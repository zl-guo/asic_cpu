==> flow/design.v <==
`timescale 1ns/1ns
module  mem32x8(
    inout [7:0] data ,
    input [4:0] addr ,
    input       read ,
    input       write
);
reg [7:0] memory [0:31];
always @(posedge write) begin
   memory[addr] = data;
end
assign data = (read) ? memory[addr] : 8'bZ;
endmodule
-- Step by step through the tools: mem32x8
Tool output for the design above, in the order of the flow.
Lines are those of the file above, counted from 1.
Operators carry their Yosys type and port widths (W data, S select, Z words).
A cell with -- has no value.
- top: mem32x8
- clock port: write
- cell library: sky130hd
- library corner: tt_025C_1v80

-- Word-level counts
Source: Yosys, flattened and elaborated, memories not mapped. Widths are those after wreduce; folded enables and synchronous resets count as part of the registers. Registers that Yosys merges into a memory's read port (data or address) are not register bits. Print and check cells do not count. Equal cells are merged and count once.
Yosys's memory passes give these memory sizes; they may raise the number of words (mostly to a power of two), join words into wider ones and drop unused or constant bits.
- cells after elaboration: 2
- RAM bits at 256
- bits of input ports at 7
- memories: 1
- output and inout bits: 8
- noted register bits after elaboration: 0
- memory list (name ; words ; width ; rd ports ; wr ports ; line ; source):
    memory ; 32 ; 8 ; 1 ; 1 ; 8 ; reg [7:0] memory [0:31];
- noted mux-type cells: 1
- operators by type and width (cell ; count):
    $mux W8 ; 1

-- Logic depth
Depth = most cells in a row (Yosys ltp): at word level without a register or memory, in the mapped netlist without a sequential cell, where the memories' decode and read muxes count.
- depth in word-level cells: 1
- noted ABC_AREA: 0
- mapped depth: 7
- gate-level depth less buffers at 4

-- Mapped cells and area
The flow's flattened synthesis, as Yosys stat reports it; memories are mapped. The netlist is that of the ABC_AREA named above (0 if unset); the other value can give another one.
- sequential part of the area at 7687.4 µm²
- buffer cells at 37
- cell area after synthesis at 10062.2 µm²
- mapped cells: 570
- mapped flip-flops: 256
- cell types (cell ; count ; total area (µm²)):
    sky130_fd_sc_hd__edfxtp_1 ; 256 ; 7.69E+03
    sky130_fd_sc_hd__mux2i_1 ; 128 ; 1.28E+03
    sky130_fd_sc_hd__o22ai_1 ; 63 ; 394.128
    sky130_fd_sc_hd__buf_2 ; 23 ; 115.11
    sky130_fd_sc_hd__nor2_1 ; 29 ; 108.854
    sky130_fd_sc_hd__nor4_1 ; 16 ; 100.096
    sky130_fd_sc_hd__nand4bb_1 ; 6 ; 67.565
    sky130_fd_sc_hd__nand2_1 ; 11 ; 41.29
    sky130_fd_sc_hd__clkbuf_1 ; 10 ; 37.536
    sky130_fd_sc_hd__nand4b_1 ; 4 ; 35.034
    sky130_fd_sc_hd__buf_6 ; 3 ; 33.782
    sky130_fd_sc_hd__or4b_1 ; 3 ; 30.029
    sky130_fd_sc_hd__nor3_1 ; 4 ; 20.019
    sky130_fd_sc_hd__or3b_2 ; 2 ; 17.517
    sky130_fd_sc_hd__nand3b_1 ; 2 ; 15.014
    sky130_fd_sc_hd__or4b_4 ; 1 ; 13.763
    sky130_fd_sc_hd__nand2b_1 ; 2 ; 12.512
    sky130_fd_sc_hd__o22ai_2 ; 1 ; 12.512
Not listed: further types 6, cells in them 6.

-- Path before layout
Source: OpenSTA report_checks on the synthesized netlist (no wires, ideal clock, input and output delay 20% of the period each), path of least setup slack; recovery checks are left aside. Register names are those of the netlist, which keeps one name where synthesis merged equal registers.
- kind: input to output
- start point: input addr[1]
- end point: output data[0]
- noted path slack: -0.114 ns
- period: 2.26 ns
- input delay at 0.452 ns
- delay of the path at 1.470 ns
- time at the first pin: 0.452 ns
- stages at 7
- output delay at 0.452 ns
- path buffers: 3
- data required time at 1.808 ns
- data arrival time at 1.922 ns
- noted synthesis period reached: 2.374 ns
"delay of the path" is the arrival time less input delay plus setup time.
At an output port there is no setup time.
"stages" counts driving pins, that of a launching flip-flop among them; a cell with two outputs on the path counts twice.
"synthesis period reached" = period - worst setup slack (recovery checks aside). The figure is calculated, with input and output delays left at 20% of the set period.
The rows between start and end are the longest chain of elaborated cells between them; the timing report does not say that the signal goes this way. Where chains are equally long, one stands for them.
Each line given opens the expression or statement behind the cell; cells for indexed reads and writes are added by Yosys, which also makes memories of some case tables.
A memory read counts as a cell of the chain, while the word-level depth stops at memories.
- cell sequence: sky130_fd_sc_hd__buf_2 sky130_fd_sc_hd__buf_2 sky130_fd_sc_hd__buf_2 sky130_fd_sc_hd__mux2i_1 sky130_fd_sc_hd__o22ai_1 sky130_fd_sc_hd__nor4_1 sky130_fd_sc_hd__nand2_1
- cells in the longest elaborated chain: 2
- noted elaborated cells on any way between the ends: 2
- RTL lines with such cells: 2
- those cells by class: mux (1); memory (1)
- ends and longest elaborated chain, after synthesis (what ; line ; source):
    start: declaration ; 4 ; input [4:0] addr ,
    $mem_v2 Z32 W8 ; 8 ; reg [7:0] memory [0:31];
    $mux W8 ; 12 ; assign data = (read) ? memory[addr] : 8'bZ;
    end: declaration ; 3 ; inout [7:0] data ,

-- Timing after layout
From the final timing report of stored run 1: the path of least setup slack in the routed layout; clock arrival at registers is part of the times.
- kind: input to output
- start point: input addr[1]
- end point: output data[2]
- time at the first pin: 0.32 ns
- input delay at 0.32 ns
- stages at 8
- period: 1.59 ns
- path buffers: 4
- data arrival time at 2.52 ns
- output delay at 0.32 ns
- data required time at 1.27 ns
- noted path slack: -1.24 ns
The rows between start and end are the longest chain of elaborated cells between them; the timing report does not say that the signal goes this way. Where chains are equally long, one stands for them.
A memory read counts as a cell of the chain, while the word-level depth stops at memories.
- cell sequence: sky130_fd_sc_hd__buf_12 sky130_fd_sc_hd__buf_12 sky130_fd_sc_hd__buf_4 sky130_fd_sc_hd__mux2i_1 sky130_fd_sc_hd__o22ai_2 sky130_fd_sc_hd__nor4_4 sky130_fd_sc_hd__nand2_4 sky130_fd_sc_hd__buf_12
- cells in the longest elaborated chain: 2
- noted elaborated cells on any way between the ends: 2
- RTL lines with such cells: 2
- those cells by class: mux (1); memory (1)
- ends and longest elaborated chain, post-layout (what ; line ; source):
    start: declaration ; 4 ; input [4:0] addr ,
    $mem_v2 Z32 W8 ; 8 ; reg [7:0] memory [0:31];
    $mux W8 ; 12 ; assign data = (read) ? memory[addr] : 8'bZ;
    end: declaration ; 3 ; inout [7:0] data ,

==> results <==
Below are 2 stored runs of the flow (Yosys, OpenROAD; platform sky130hd) on mem32x8, each with its settings and what was measured, unordered. Constraints: input delay and output delay 20% of the set period each, output load 0.01 pF.
"achieved clock period" means the clock period less the worst setup slack. The figure is calculated, with input and output delays left at 20% of the set period.
"critical path time" is the time allowed to the run's worst setup path (the clock period less input and output delay, where it has them) less its slack. Clock arrival times count: a late capture clock shortens it, a late launch clock lengthens it.
"total power after layout" rests on the timing tool's default activity at the inputs, not on a simulated workload.

Stored run 1
Settings were period_ns = 1.59; CORE_UTILIZATION = 31; SETUP_SLACK_MARGIN = 0.24; PLACE_DENSITY = 0.79; CORE_ASPECT_RATIO = 0.79; CELL_PAD_IN_SITES_GLOBAL_PLACEMENT = 0; CELL_PAD_IN_SITES_DETAIL_PLACEMENT = 1; GPL_ROUTABILITY_DRIVEN = 0; CTS_CLUSTER_DIAMETER = 233; CAP_MARGIN = 25; MIN_ROUTING_LAYER = met2; CORE_MARGIN = 2; SLEW_MARGIN = 20
- standard-cell area after routing: 14,694.1 µm²
- noted the total negative slack: -162.389 ns
- noted the post-route utilization: 46.0%
- achieved clock period: 2.833 ns
- critical path time: 2.20 ns
- worst setup path kind: input to output
- noted the worst setup slack after layout: -1.243 ns
- noted the cell area after synthesis: 10,062.2 µm²
- noted the worst hold slack: -0.030 ns
- total power after layout at 0.016879 W
- die size at 33,925.7 µm²

Stored run 2
Settings were period_ns = 4.05; CORE_UTILIZATION = 50; SETUP_SLACK_MARGIN = -0.06; PLACE_DENSITY_LB_ADDON = 0.13; CORE_ASPECT_RATIO = 1.17; CELL_PAD_IN_SITES_GLOBAL_PLACEMENT = 2; GPL_ROUTABILITY_DRIVEN = 0; CTS_CLUSTER_DIAMETER = 177; SLEW_MARGIN = 40; MIN_ROUTING_LAYER = met1; MAX_ROUTING_LAYER = met4; CAP_MARGIN = 20; CORE_MARGIN = 2
- standard-cell area after routing: 11,604.9 µm²
- noted the total negative slack: 0.000 ns
- noted the post-route utilization: 58.3%
- achieved clock period: 3.841 ns
- critical path time: 2.22 ns
- worst setup path kind: input to output
- noted the worst setup slack after layout: 0.209 ns
- noted the cell area after synthesis: 10,062.2 µm²
- noted the worst hold slack: 0.399 ns
- total power after layout at 0.0055 W
- die size at 21,278.7 µm²
